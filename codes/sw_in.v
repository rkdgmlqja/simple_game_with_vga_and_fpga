==> flow/design.v <==
`timescale 1ns / 1ps
module switch_interface(
input clk,
input rst,
input btn1in,
input btn2in,
input btn3in,
input btn4in,
output reg [2:0]switch_out,
output reg rst_n
);
reg rstq1, rstq2;
reg btn1in1, btn1in2;
reg btn2in1, btn2in2;
reg btn3in1, btn3in2;
reg btn4in1, btn4in2;
wire fmscnt;
reg [19:00] mscnt ;
localparam ms = 625000;
wire rstd, btn1ind, btn2ind, btn3ind, btn4ind;
assign  rstd = (rstq1)&(~rstq2);
assign  btn1ind = (btn1in1)&(~btn1in2);
assign  btn2ind = (btn2in1)&(~btn2in2);
assign  btn3ind = (btn3in1)&(~btn3in2);
assign  btn4ind = (btn4in1)&(~btn4in2);
always @(posedge clk) begin
    if(fmscnt)begin
        if(rstd)begin
            mscnt<=0;
         end
         else begin
            mscnt<=mscnt;
         end
    end
    else begin
        mscnt<=mscnt+1;
        if(mscnt==ms-1)begin
            mscnt<=0;
        end
    end
end
assign fmscnt = (mscnt==ms-1) ? 1'b1:1'b0; 
always@(posedge clk) begin
    if(fmscnt) begin
        rstq1<=rst;
        rstq2<=rstq1;
        btn1in1<=btn1in;
        btn1in2<=btn1in1;
        btn2in1<=btn2in;
        btn2in2<=btn2in1;
        btn3in1<=btn3in;
        btn3in2<=btn3in1;
        btn4in1<=btn4in;
        btn4in2<=btn4in1;
    end
end
always@(posedge clk)begin
    if(fmscnt)begin
        if(rstd) begin
            rst_n<=0;
        end
        else begin
            rst_n<=1;
        end
        if(btn1ind) begin
            switch_out<= 3'd1;
        end
        else if(btn2ind) begin
            switch_out<= 3'd2;
        end
        else if(btn3ind) begin
            switch_out<= 3'd3;
        end
        else if(btn4ind) begin
            switch_out<= 3'd4;
        end
        else begin
            switch_out<= 3'd0;
        end
    end
end
endmodule
Step by step through the tools: switch_interface
What the tools print for switch_interface, step after step.
Lines are those of the file above, counted from 1.
The mark -- stands for no value.
- top: switch_interface
- clock input: clk
- cell library: sky130hd
- corner: tt_025C_1v80

Word-level counts
Counts by Yosys on the flattened word-level netlist (proc, flatten, opt, wreduce; memories kept). Register bits leave out memories and registers merged into their read ports (data or address). Print and check cells are left out. Cells with the same type and inputs are merged into one.
- $add $sub $neg: 1
- eq/ne operators: 2
- multiplexer cells at 8
- bitwise logic cells at 10
- reductions and logical operators at 1
- operators with widths (kind ; count):
    20-bit 2-to-1 mux ; 3
    20-bit by 1-bit adder with 20-bit output with constant B ; 1
    20-bit == test with constant B ; 1
    1-bit AND ; 5
    1-bit NOT ; 5
    2-bit 2-to-1 mux ; 2
    3-bit OR reduction ; 1
    3-bit 2-to-1 mux ; 1
    2-bit != test with constant B ; 1
    1-bit 2-to-1 mux ; 2
- noted register bits after elaboration: 34
- input bits at 6
- output and inout bits at 4
- cells after elaboration: 36

Logic depth
Longest topological path by Yosys (ltp), each cell counted once; first at word level (registers and memories cut), then after technology mapping (sequential cells cut; the memories' decode and read muxes count).
- word-level depth at 5
- ABC_AREA at 1
- noted gate-level depth with buffers: 8
- mapped depth without buffers at 7

Netlist
Source: synth_stat.txt of the flow (Yosys; design flattened, memories mapped). It holds for the ABC_AREA given above (unset counts as 0); a run with the other value may have another netlist.
The area totals of this step are shown rounded.
- mapped cells: 183
- chip area (Yosys): 1812 sq um
- sequential part of the area: 1021 sq um
- mapped flip-flops: 34
- buffer cells: 1
- cell types (cell ; count ; area in all (sq um)):
    sky130_fd_sc_hd__edfxtp_1 ; 34 ; 1.02E+03
    sky130_fd_sc_hd__nand2_1 ; 40 ; 150.144
    sky130_fd_sc_hd__nor2_1 ; 29 ; 108.854
    sky130_fd_sc_hd__xor2_1 ; 9 ; 78.826
    sky130_fd_sc_hd__nor2_2 ; 10 ; 62.56
    sky130_fd_sc_hd__inv_1 ; 15 ; 56.304
    sky130_fd_sc_hd__nor2_4 ; 4 ; 45.043
    sky130_fd_sc_hd__nand2_2 ; 7 ; 43.792
    sky130_fd_sc_hd__nand3_1 ; 7 ; 35.034
    sky130_fd_sc_hd__a21oi_2 ; 3 ; 26.275
    sky130_fd_sc_hd__xnor2_1 ; 3 ; 26.275
    sky130_fd_sc_hd__nand3b_1 ; 3 ; 22.522
    sky130_fd_sc_hd__nand3_2 ; 2 ; 20.019
    sky130_fd_sc_hd__nor2_8 ; 1 ; 20.019
    sky130_fd_sc_hd__inv_2 ; 4 ; 15.014
    sky130_fd_sc_hd__ha_1 ; 1 ; 12.512
    sky130_fd_sc_hd__a21oi_1 ; 2 ; 10.01
    sky130_fd_sc_hd__nor3_1 ; 2 ; 10.01
Not listed: further types 6, cells in them 7.

Worst setup path after synthesis
Path of least setup slack by OpenSTA after synthesis, without wires, with an ideal clock, recovery checks aside; 20% of the period is set as input and as output delay. Where synthesis merged equal registers, the netlist keeps one of their names.
- kind: register to register
- start: register mscnt[0]
- end: register mscnt[0]
- noted clock period: 4010 ps
- setup time at 425 ps
- noted time at the first pin: 0 ps
- data arrival time: 2228 ps
- data required time: 3585 ps
- noted path slack: 1357 ps
- noted path delay: 2653 ps
- stages on the path at 7
- noted buffers on the path: 0
- noted synthesis period reached: 2653 ps
"path delay" is the arrival time less input delay plus setup time.
"stages on the path" counts driving pins, that of a launching flip-flop among them; a cell with two outputs on the path counts twice.
"synthesis period reached" is the clock period less the worst setup slack; recovery checks do not enter. This is arithmetic on one report: input and output delays are still those of the set period (20% each).
The rows between start and end are the longest chain of elaborated cells between them; the timing report does not say that the signal goes this way. Where chains are equally long, one stands for them.
Each line given opens the expression or statement behind the cell; cells for indexed reads and writes are added by Yosys, which also makes memories of some case tables.
At most two assigning lines are given for a register; there are more.
Only ways into the end's enable, where the timed path ends, are counted here.
- cell sequence: sky130_fd_sc_hd__edfxtp_1 sky130_fd_sc_hd__ha_1 sky130_fd_sc_hd__nand2_1 sky130_fd_sc_hd__nor2_1 sky130_fd_sc_hd__nand3_1 sky130_fd_sc_hd__nor2_1 sky130_fd_sc_hd__nand2_1
- noted cells in the longest elaborated chain: 3
- elaborated cells between the ends (all ways): 3
- classes of those cells: 2 x eq/ne; 1 x mux
- RTL lines, path post-synthesis (what ; RTL line ; RTL):
    start, declared ; 18 ; reg [19:00] mscnt ;
    start, assigned ; 32 ; mscnt<=mscnt;
    start, assigned ; 36 ; mscnt<=mscnt+1;
    20-bit == test ; 42 ; assign fmscnt = (mscnt==ms-1) ? 1'b1:1'b0;
    1-bit 2-to-1 mux ; 42 ;
    2-bit != test ; -- ;
    end, assigned ; 32 ;
    end, assigned ; 36 ;
    end, declared ; 18 ;

Wiki page: switch_interface / flow data

Record of 2 stored runs of the RTL-to-layout flow on switch_interface, platform sky130hd. The runs are unordered. Constraints: input delay and output delay 20% of the set period each, output load 0.01 pF.

Run 1
Settings were period_ns = 5.99; CORE_UTILIZATION = 66; CORE_ASPECT_RATIO = 0.89; CORE_MARGIN = 6; CELL_PAD_IN_SITES_GLOBAL_PLACEMENT = 3; ABC_AREA = 1; GPL_ROUTABILITY_DRIVEN = 0; CTS_CLUSTER_SIZE = 67; CTS_CLUSTER_DIAMETER = 369; SLEW_MARGIN = 30; MIN_ROUTING_LAYER = met1; CAP_MARGIN = 20
- incomplete, placement halted on GPL-0301

Run 2
Settings were period_ns = 4.74; CORE_UTILIZATION = 60; PLACE_DENSITY = 0.5; CORE_MARGIN = 2; CELL_PAD_IN_SITES_GLOBAL_PLACEMENT = 3; TNS_END_PERCENT = 70; MAX_ROUTING_LAYER = met4; CAP_MARGIN = 20; SLEW_MARGIN = 20
- incomplete, placement halted on GPL-0301
